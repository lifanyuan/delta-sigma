==> flow/design.v <==
module enable(clk,rst_n,en_64,en_32,en_16,en_8);
input clk;
input rst_n;
output en_64;
output en_32;
output en_16;
output en_8;
reg[5:0]cnt_64;
reg[4:0]cnt_32;
reg[3:0]cnt_16;
reg[2:0]cnt_8;
reg en_64;
reg en_32;
reg en_16;
reg en_8;
always @(posedge clk or negedge rst_n)
begin
  if(!rst_n)
    cnt_64<=0;
 else 
    cnt_64<=cnt_64+1;
end	 
always @(posedge clk or negedge rst_n)
begin
  if(!rst_n) 
     en_64<=0;
 else if(cnt_64==6'd1)
     en_64<=1;
	  else
	  en_64<=0;
end
always @(posedge clk or negedge rst_n)
begin
  if(!rst_n)
    cnt_32<=0;
 else 
    cnt_32<=cnt_32+1;
end	 
always @(posedge clk or negedge rst_n)
begin
  if(!rst_n) 
     en_32<=0;
 else if(cnt_32==5'd1)
     en_32<=1;
	  else
	  en_32<=0;
end
always @(posedge clk or negedge rst_n)
begin
  if(!rst_n)
    cnt_16<=0;
 else 
    cnt_16<=cnt_16+1;
end	 
always @(posedge clk or negedge rst_n)
begin
  if(!rst_n) 
     en_16<=0;
 else if(cnt_16==4'd1)
     en_16<=1;
	  else
	  en_16<=0;
end
always @(posedge clk or negedge rst_n)
begin
  if(!rst_n)
    cnt_8<=0;
 else 
    cnt_8<=cnt_8+1;
end	 
always @(posedge clk or negedge rst_n)
begin
  if(!rst_n) 
     en_8<=0;
 else if(cnt_8==3'd1)
     en_8<=1;
	  else
	  en_8<=0;
end
endmodule
* From RTL to reports: enable *
The steps from the RTL of enable to its reports follow in flow order.
Line numbers count from 1 in the design file above.
Operators carry their Yosys type and port widths (W data, S select, Z words).
Library cell names are shortened.
A cell with n/a has no value.

design
  top = enable
  clock = clk
  library = sky130hd
  library corner = tt_025C_1v80

* After elaboration *
Counts by Yosys on the flattened word-level netlist (proc, flatten, opt, wreduce; memories kept). Register bits leave out memories and registers merged into their read ports (data or address); mux counts leave out enables and synchronous resets folded into registers. Print and check cells are left out. Cells with the same type and inputs are merged into one.

storage and ports
  elaborated cells = 20
  output and inout bits = 4
  register bits = 22

cells by class
  mux-type cells = 4
  equality and inequality tests = 4
  $add $sub $neg = 4

operator list
  kind                   number
  $add A6 B1 Y6 const B  1
  $eq A6 B1 Y1 const B   1
  $add A5 B1 Y5 const B  1
  $eq A5 B1 Y1 const B   1
  $add A4 B1 Y4 const B  1
  $eq A4 B1 Y1 const B   1
  $mux W1                4
  $add A3 B1 Y3 const B  1
  $eq A3 B1 Y1 const B   1

* Depth *
Longest topological path by Yosys (ltp), each cell counted once; first at word level (registers and memories cut), then after technology mapping (sequential cells cut; the memories' decode and read muxes count).

logic depth
  word-level depth = 2
  ABC_AREA = 0
  depth in mapped cells = 4

* Synthesis result *
Source: synth_stat.txt of the flow (Yosys; design flattened, memories mapped). It holds for the ABC_AREA given above (unset counts as 0); a run with the other value may have another netlist.
The area totals of this step are shown rounded.

mapped netlist
  chip area (Yosys) = 0.000858 sq mm
  standard cells after synthesis = 64
  buffer cells = 0
  flip-flop cells = 22

cell types
  cell type  number  total area (sq um)
  dfrtp_1    22      550.528
  ha_1       8       100.096
  inv_1      12      45.043
  xnor2_1    5       43.792
  xor2_1     5       43.792
  nand3_1    4       20.019
  nand3_2    1       10.01
  nor4b_1    1       8.758
  nor3b_1    1       7.507
  nand2b_1   1       6.256
  nor2_2     1       6.256
  nor2b_1    1       6.256
  nor4_1     1       6.256
  nand2_1    1       3.754

* Worst setup path after synthesis *
Source: OpenSTA report_checks on the synthesized netlist (no wires, ideal clock, input and output delay 20% of the period each), path of least setup slack; recovery checks are left aside. Register names are those of the netlist, which keeps one name where synthesis merged equal registers.

timing after synthesis
  path type = register to register
  start = register cnt_64[0]
  end = register cnt_64[4]
  stages = 4
  period = 1.21 ns
  launch time at the first pin = 0.000 ns
  data arrival time = 0.775 ns
  slack = 0.312 ns
  required time = 1.087 ns
  delay of the path = 0.898 ns
  synthesis period reached = 0.898 ns

"delay of the path" = arrival - input delay + setup time.
"stages": output pins that drive a net of the path, with the launching flip-flop's if there is one; two outputs of one cell count as two.
"synthesis period reached" is the clock period less the worst setup slack; recovery checks do not enter. This is arithmetic on one report: input and output delays are still those of the set period (20% each).
The rows between start and end are the longest chain of elaborated cells between them; the timing report does not say that the signal goes this way. Where chains are equally long, one stands for them.
A line is the first line of the expression or statement that the cell stems from. Yosys adds cells for indexed reads and writes and turns some case tables into memories.

on the way, after synthesis
  cells stage by stage = dfrtp_1 ha_1 nand3_1 xnor2_1
  length of the longest elaborated chain = 1
  elaborated cells between the ends (all ways) = 1
  source lines of those cells = 1
  classes of those cells = 1 x add/sub

ends and longest elaborated chain, after synthesis
  item           line  text
  from (decl)    8     reg[5:0]cnt_64;
  from (assign)  19    cnt_64<=0;
  from (assign)  21    cnt_64<=cnt_64+1;
  $add A6 B1 Y6  21
  to (assign)    19
  to (assign)    21
  to (decl)      8

* Timing after layout *
Path of least setup slack in the final report of entry A (OpenROAD, finished layout, wires in). Where an end is a register, its clock arrival counts in the times.

timing post-layout
  path type = register to output
  start = register en_32
  end = output en_32
  launch time at the first pin = 0.31 ns
  period = 0.593 ns
  stages = 2
  slack = -0.37 ns
  data arrival time = 0.84 ns
  required time = 0.47 ns

At most two assigning lines are given for a register; there are more.

on the way, post-layout
  cells stage by stage = dfrtp_1 buf_2
  length of the longest elaborated chain = 0
  elaborated cells between the ends (all ways) = 0
  source lines of those cells = 0

ends and longest elaborated chain, post-layout
  item           line  text
  from (decl)    5     output en_32;
  from (assign)  42    en_32<=0;
  from (assign)  44    en_32<=1;
  to (decl)      5

Module enable, platform sky130hd: 2 stored runs of the flow (Yosys, OpenROAD) with differing settings, in no particular order. Input and output delays are each 20% of the period that was set; the output load is 0.01 pF.
"period achieved": clock period set for the run, less the worst setup slack. It is reckoned from that one timing run; input and output delays stay at 20% of the period that was set.
"worst path time" = time allowed to the worst setup path (clock period - input delay - output delay, where it has them) - its slack; a late launch clock adds to it, a late capture clock takes from it.
"total design power" rests on the timing tool's default activity at the inputs, not on a simulated workload.
Values from the reports are rounded here.
A setting shown as n/a is not set for that run.

item                                            entry A             entry B
period_ns                                       0.593               0.782
CORE_UTILIZATION                                25                  63
SETUP_SLACK_MARGIN                              0.15                0.21
PLACE_DENSITY_LB_ADDON                          0.26                n/a
CORE_ASPECT_RATIO                               1.01                n/a
CELL_PAD_IN_SITES_DETAIL_PLACEMENT              2                   0
TNS_END_PERCENT                                 5                   60
GPL_TIMING_DRIVEN                               1                   n/a
CAP_MARGIN                                      15                  20
MAX_ROUTING_LAYER                               met4                n/a
CORE_MARGIN                                     2                   2
SLEW_MARGIN                                     20                  20
PLACE_DENSITY                                   n/a                 0.46
CTS_CLUSTER_SIZE                                n/a                 14
post-layout utilization                         0.326               0.887
total design power (uW)                         2690                1700
period achieved (ns)                            0.962               1.059
area of the synthesized netlist (sq mm)         0.000858            0.000858
setup slack of the critical path (ns)           -0.369              -0.277
standard-cell area of the final layout (sq mm)  0.00108             0.00114
setup total negative slack (ns)                 -6.44               -3.21
total die area (sq mm)                          0.00392             0.00167
worst path time (ns)                            0.84                1.06
kind of the worst setup path                    register to output  register to register
