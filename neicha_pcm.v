==> flow/design.v <==
module neicha_pcm(in,clk,rst_n,out,enable);
input[23:0]in;
input enable;
input clk;
input rst_n;
output[23:0]out;
reg state;
reg [23:0]out_temp;
always@(posedge clk or negedge rst_n)
if(!rst_n)
   begin
       state<=0;
		 out_temp<=0;
  end
 else if(enable)
   if(state==0)
	begin
	  out_temp<=in;
	  state<=1;
	 end
	else
	 begin
	   out_temp<=0;
		state<=0;
	  end
   assign out=out_temp;
	endmodule
# == Reports on neicha_pcm ==
# The steps from the RTL of neicha_pcm to its reports follow in flow order.
# Line numbers count from 1 in the design file above.
# Operators carry their Yosys type and port widths (W data, S select, Z words).
# Library cell names are shortened.
# Not given: --
# design
top,neicha_pcm
clock_port,clk
lib,sky130hd
lib_corner,tt_025C_1v80

# == After elaboration ==
# Yosys after proc, flatten, opt, wreduce and memory -nomap, before mapping. Enables and synchronous resets that opt folds into registers are not counted as muxes. Memory bits, and registers merged into a memory's read port (data or address), are not among the register bits. Print and check cells are not counted. Equal cells are merged and count once.
# bits
elab_cells,4
inputBits,27
output_inout_bits,24
reg_bits,25
# op_classes
n_mux,2
# op_table
op,count
$mux W24,1
$mux W1,1

# == Logic depth ==
# Longest topological path by Yosys (ltp), each cell counted once; first at word level (registers and memories cut), then after technology mapping (sequential cells cut; the memories' decode and read muxes count).
# depth
depth_word,1
abc_area,0
mapped_depth,4
depth_no_buf,2

# == Netlist ==
# Source: synth_stat.txt of the flow (Yosys; design flattened, memories mapped). It holds for the ABC_AREA given above (unset counts as 0); a run with the other value may have another netlist.
# synth_totals
flip_flops,25
buffers,7
seq_area_um2,625.6
cell_count,105
mapped_area_um2,1077.3
# types
cell,count,area_total_um2
dfrtp_1,25,625.6
nand3b_1,24,180.173
o21ai_0,23,115.11
inv_1,24,90.086
buf_6,2,22.522
xor2_2,1,16.266
buf_2,3,15.014
clkbuf_1,2,7.507
o21ai_1,1,5.005

# == Path before layout ==
# Path of least setup slack by OpenSTA after synthesis, without wires, with an ideal clock, recovery checks aside; 20% of the period is set as input and as output delay. Where synthesis merged equal registers, the netlist keeps one of their names.
# synth_path
path_kind,reg2reg
startpoint,register state
endpoint,register out_temp[12]
stages,4
t_required_ns,0.821
path_delay_ns,0.843
arrival_ns,0.710
t_first_pin_ns,0.000
setup_ns,0.133
path_slack_ns,0.111
period_ns,0.954
path_buffers,1
synth_period_reached_ns,0.843
# "path_delay_ns" is the arrival time less input delay plus setup time.
# "stages": output pins that drive a net of the path, with the launching flip-flop's if there is one; two outputs of one cell count as two.
# "synth_period_reached_ns" = period - worst setup slack (recovery checks aside). The figure is calculated, with input and output delays left at 20% of the set period.
# The rows between start and end are the longest chain of elaborated cells between them; the timing report does not say that the signal goes this way. Where chains are equally long, one stands for them.
# A line is the first line of the expression or statement that the cell stems from. Yosys adds cells for indexed reads and writes and turns some case tables into memories.
# A register here has more assigning lines than the two given.
# synth_via
path_cell_list,dfrtp_1 > buf_2 > nand3b_1 > o21ai_0
elab_chain_len,1
cells_between,1
cone_lines,1
cone_classes,1 x mux
# synth_rtl
element,line_no,rtl
"start, declared",7,reg state;
"start, assigned",12,state<=0;
"start, assigned",19,state<=1;
$mux W24,16,if(state==0)
"end, assigned",13,out_temp<=0;
"end, assigned",18,out_temp<=in;
"end, declared",8,reg [23:0]out_temp;

# == Timing after layout ==
# Path of least setup slack in the final report of stored run 1 (OpenROAD, finished layout, wires in). Where an end is a register, its clock arrival counts in the times.
# layout_path
path_kind,reg2out
startpoint,register out_temp[14]
endpoint,output port out[14]
t_first_pin_ns,0.26
t_required_ns,0.67
period_ns,0.843
path_slack_ns,-0.13
stages,2
output_delay_ns,0.17
arrival_ns,0.80
path_buffers,1
# A register here has more assigning lines than the two given.
# layout_via
path_cell_list,dfrtp_1 > buf_2
elab_chain_len,0
cells_between,0
cone_lines,0
# layout_rtl
element,line_no,rtl
"start, declared",8,reg [23:0]out_temp;
"start, assigned",13,out_temp<=0;
"start, assigned",18,out_temp<=in;
"end, declared",6,output[23:0]out;

# Below are 2 stored runs of the flow (Yosys, OpenROAD; platform sky130hd) on neicha_pcm, each with its settings and what was measured, unordered. Constraints: input delay and output delay 20% of the set period each, output load 0.01 pF.
# "critical_path_time_ns" = time allowed to the worst setup path (clock period - input delay - output delay, where it has them) - its slack; a late launch clock adds to it, a late capture clock takes from it.
# "power.total_mw": no workload was simulated; the value follows from the tool's default switching activity.
# Among the settings, . means not set for that run.
# A result given as . is not shown for that run.
run,period_ns,CORE_UTILIZATION,SETUP_SLACK_MARGIN,PLACE_DENSITY,CELL_PAD_IN_SITES_GLOBAL_PLACEMENT,CELL_PAD_IN_SITES_DETAIL_PLACEMENT,GPL_TIMING_DRIVEN,CTS_CLUSTER_SIZE,CTS_CLUSTER_DIAMETER,CAP_MARGIN,CORE_MARGIN,SLEW_MARGIN,CORE_ASPECT_RATIO,TNS_END_PERCENT,design_die_area_um2,power.total_mw,critical_path_time_ns,critical_path_kind,synth_chip_area_um2,final_cell_area_um2,worstSetupSlack_ns,setupTns_ns
stored run 1,0.843,28,-0.0,0.86,1,0,0,38,72,25,2,20,.,.,4359.3,4.208,0.80,reg2out,1077.3,1722.9,-0.125,-4.006
stored run 2,1.07,61,0.3,0.72,.,.,.,92,.,20,9,5,0.78,55,.,.,.,.,.,.,.,.
# Stored run 2: no results, placement failed with GPL-0301
